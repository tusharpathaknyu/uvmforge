==> flow/design.v <==
module apb_register_block #(
    parameter ADDR_WIDTH = 8,
    parameter DATA_WIDTH = 32
)(
    input  logic                    clk,
    input  logic                    rst_n,
    input  logic [ADDR_WIDTH-1:0]   paddr,
    input  logic                    psel,
    input  logic                    penable,
    input  logic                    pwrite,
    input  logic [DATA_WIDTH-1:0]   pwdata,
    output logic [DATA_WIDTH-1:0]   prdata,
    output logic                    pready,
    output logic                    pslverr
);
    localparam ADDR_STATUS  = 8'h00;
    localparam ADDR_CONTROL = 8'h04;
    localparam ADDR_DATA    = 8'h08;
    localparam ADDR_CONFIG  = 8'h0C;
    logic [DATA_WIDTH-1:0] reg_status;    
    logic [DATA_WIDTH-1:0] reg_control;   
    logic [DATA_WIDTH-1:0] reg_data;      
    logic [DATA_WIDTH-1:0] reg_config;    
    typedef enum logic [1:0] {
        IDLE   = 2'b00,
        SETUP  = 2'b01,
        ACCESS = 2'b10
    } apb_state_e;
    apb_state_e state, next_state;
    always_ff @(posedge clk or negedge rst_n) begin
        if (!rst_n)
            state <= IDLE;
        else
            state <= next_state;
    end
    always_comb begin
        next_state = state;
        case (state)
            IDLE: begin
                if (psel && !penable)
                    next_state = SETUP;
            end
            SETUP: begin
                if (psel && penable)
                    next_state = ACCESS;
                else
                    next_state = IDLE;
            end
            ACCESS: begin
                next_state = IDLE;
            end
            default: next_state = IDLE;
        endcase
    end
    always_ff @(posedge clk or negedge rst_n) begin
        if (!rst_n) begin
            reg_control <= '0;
            reg_data    <= '0;
            reg_config  <= '0;
        end
        else if (psel && penable && pwrite) begin
            case (paddr)
                ADDR_CONTROL: reg_control <= pwdata;
                ADDR_DATA:    reg_data    <= pwdata;
                ADDR_CONFIG:  reg_config  <= pwdata;
            endcase
        end
    end
    always_comb begin
        prdata = '0;
        if (psel && !pwrite) begin
            case (paddr)
                ADDR_STATUS:  prdata = reg_status;
                ADDR_CONTROL: prdata = reg_control;
                ADDR_DATA:    prdata = reg_data;
                ADDR_CONFIG:  prdata = reg_config;
                default:      prdata = '0;
            endcase
        end
    end
    always_ff @(posedge clk or negedge rst_n) begin
        if (!rst_n)
            reg_status <= 32'h0000_0001;   
        else begin
            reg_status[0] <= 1'b1;                     
            reg_status[1] <= (reg_data != '0);         
            reg_status[7:2] <= '0;
            reg_status[31:8] <= reg_config[31:8];      
        end
    end
    assign pready  = 1'b1;   
    assign pslverr = 1'b0;   
endmodule : apb_register_block
# Reports on apb_register_block
# The steps from the RTL of apb_register_block to its reports follow in flow order.
# Lines are those of the file above, counted from 1.
# Operators: Yosys type, input widths -> output width; for muxes data width and select width s.
# Cell names lack the library's common part.
# Not given: n/a
[design]
design = "apb_register_block"
clock = "clk"
library = "sky130hd"
pvt_corner = "tt_025C_1v80"

# Elaborated design
# Source: Yosys, flattened and elaborated, memories not mapped. Widths are those after wreduce. Registers that Yosys merges into a memory's read port (data or address) are not register bits. Print and check cells do not count. Equal cells are merged and count once.
[word_totals]
reg_bits = 121
input_bits = 45
output_inout_bits = 34
[classes]
n_eq = 3
mux = 2
reduce_and_logical = 9
[op_table]
columns = ["op", "count"]
rows = [
  ["$pmux 32 s4", 1],
  ["$reduce_bool 32->1", 1],
  ["$mux 32", 1],
  ["$eq 8x4->1 const B", 2],
  ["$eq 8x3->1 const B", 1],
  ["$logic_not 8->1", 1],
  ["$reduce_and 2->1", 3],
  ["$logic_and 1x1->1", 3],
  ["$logic_not 1->1", 1],
]

# Depth
# Depth = most cells in a row (Yosys ltp): at word level without a register or memory, in the mapped netlist without a sequential cell, where the memories' decode and read muxes count.
[logic_depth]
word_depth = 3
abc_area = 0
mapped_depth = 6

# Synthesis result
# Source: synth_stat.txt of the flow (Yosys; design flattened, memories mapped). It holds for the ABC_AREA given above (unset counts as 0); a run with the other value may have another netlist.
# The area totals of this step are shown rounded.
[mapped]
stdcells = 336
synth_area_um2 = 5400
seq_area_um2 = 3000
ffs = 121
[types]
columns = ["cell_type", "count", "area_total_um2"]
rows = [
  ["dfrtp_1", 121, 3.03E+03],
  ["mux2_2", 68, 765.734],
  ["mux4_2", 25, 563.04],
  ["mux2_4", 30, 450.432],
  ["nor2b_1", 26, 162.656],
  ["nor4_1", 8, 50.048],
  ["a22oi_1", 6, 45.043],
  ["mux2_1", 4, 45.043],
  ["buf_2", 7, 35.034],
  ["buf_6", 3, 33.782],
  ["clkbuf_1", 7, 26.275],
  ["nor4_2", 2, 25.024],
  ["nor2_1", 6, 22.522],
  ["buf_1", 5, 18.768],
  ["buf_4", 2, 15.014],
  ["nand2b_1", 2, 12.512],
  ["nand4_1", 2, 12.512],
  ["or2_2", 2, 12.512],
]
# Not listed: further types 9, cells in them 10.

# Timing after synthesis
# Path of least setup slack by OpenSTA after synthesis, without wires, with an ideal clock, recovery checks aside; 20% of the period is set as input and as output delay. Where synthesis merged equal registers, the netlist keeps one of their names.
[synth_path]
path_type = "input-to-output"
from = "input paddr[7]"
to = "output prdata[0]"
clock_period_ps = 6380
in_delay_ps = 1276
out_delay_ps = 1276
launch_ps = 1276
arrival_ps = 2953
required_time_ps = 5104
setup_slack_ps = 2151
path_delay_ps = 1677
driving_pins = 4
path_buffers = 1
synth_period_reached_ps = 4229
# "path_delay_ps" is the arrival time less input delay plus setup time.
# At an output port there is no setup time.
# "driving_pins" counts driving pins, that of a launching flip-flop among them; a cell with two outputs on the path counts twice.
# "synth_period_reached_ps" = period - worst setup slack (recovery checks aside). The figure is calculated, with input and output delays left at 20% of the set period.
# Between the ends stands the longest chain of elaborated cells between them, by number of cells; it is not shown to be the way that was timed. Of several equally long chains one is given.
# A line is the first line of the expression or statement that the cell stems from. Yosys adds cells for indexed reads and writes and turns some case tables into memories.
[synth_between]
path_cell_list = "or4_4 > or4b_1 > clkbuf_1 > a221oi_1"
elab_chain_cells = 3
[synth_lines]
columns = ["item", "line_no", "source"]
rows = [
  ["start: declaration", 7, "input  logic [ADDR_WIDTH-1:0]   paddr,"],
  ["$eq 8x4->1", 72, "case (paddr)"],
  ["$pmux 32 s4", 72, ""],
  ["$mux 32", 71, "if (psel && !pwrite) begin"],
  ["end: declaration", 12, "output logic [DATA_WIDTH-1:0]   prdata,"],
]

# Timing after layout
# Path of least setup slack in the final report of flow run 1 (OpenROAD, finished layout, wires in). Where an end is a register, its clock arrival counts in the times.
# The report prints the path's times to 10 ps; the period is as set.
[layout_path]
path_type = "input-to-output"
from = "input paddr[7]"
to = "output prdata[7]"
clock_period_ps = 5460
in_delay_ps = 1090
out_delay_ps = 1090
launch_ps = 1090
arrival_ps = 3470
required_time_ps = 4370
setup_slack_ps = 900
driving_pins = 6
path_buffers = 3
# Between the ends stands the longest chain of elaborated cells between them, by number of cells; it is not shown to be the way that was timed. Of several equally long chains one is given.
[layout_between]
path_cell_list = "clkdlybuf4s50_1 > or4_4 > or4b_4 > buf_6 > nor2_1 > clkdlybuf4s50_1"
elab_chain_cells = 3
[layout_lines]
columns = ["item", "line_no", "source"]
rows = [
  ["start: declaration", 7, "input  logic [ADDR_WIDTH-1:0]   paddr,"],
  ["$eq 8x4->1", 72, "case (paddr)"],
  ["$pmux 32 s4", 72, ""],
  ["$mux 32", 71, "if (psel && !pwrite) begin"],
  ["end: declaration", 12, "output logic [DATA_WIDTH-1:0]   prdata,"],
]

# Top module apb_register_block; platform sky130hd; tools Yosys and OpenROAD; 2 stored runs in no particular order. Input and output delays are each 20% of the period that was set; the output load is 0.01 pF.
# "achieved_clock_period_ps" means the clock period less the worst setup slack. The figure is calculated, with input and output delays left at 20% of the set period.
# "power_total_w" rests on the timing tool's default activity at the inputs, not on a simulated workload.
# The measured numbers are rounded.

[[run]]
name = "flow run 1"
[run.settings]
period_ns = 5.46
CORE_UTILIZATION = 41
SETUP_SLACK_MARGIN = 0.85
PLACE_DENSITY = 0.54
HOLD_SLACK_MARGIN = 0.05
TNS_END_PERCENT = 80
GPL_ROUTABILITY_DRIVEN = 0
CAP_MARGIN = 25
SLEW_MARGIN = 15
MIN_ROUTING_LAYER = "met2"
MAX_ROUTING_LAYER = "met4"
CORE_MARGIN = 2
[run.results]
final_util_pct = 55
final_cell_area_um2 = 7000
achieved_clock_period_ps = 4558
worst_setup_slack_ps = 900
design_die_area_um2 = 14000
synth_chip_area_um2 = 5400
fin_tns_ps = 0
power_total_w = 0.0022

[[run]]
name = "flow run 2"
[run.settings]
period_ns = 3.22
CORE_UTILIZATION = 44
CAP_MARGIN = 20
CORE_MARGIN = 2
SLEW_MARGIN = 20
[run.results]
final_cell_area_um2 = 7000
achieved_clock_period_ps = 3156
design_die_area_um2 = 13000
fin_tns_ps = 0
worst_setup_slack_ps = 64
power_total_w = 0.0037
final_util_pct = 59
synth_chip_area_um2 = 5400
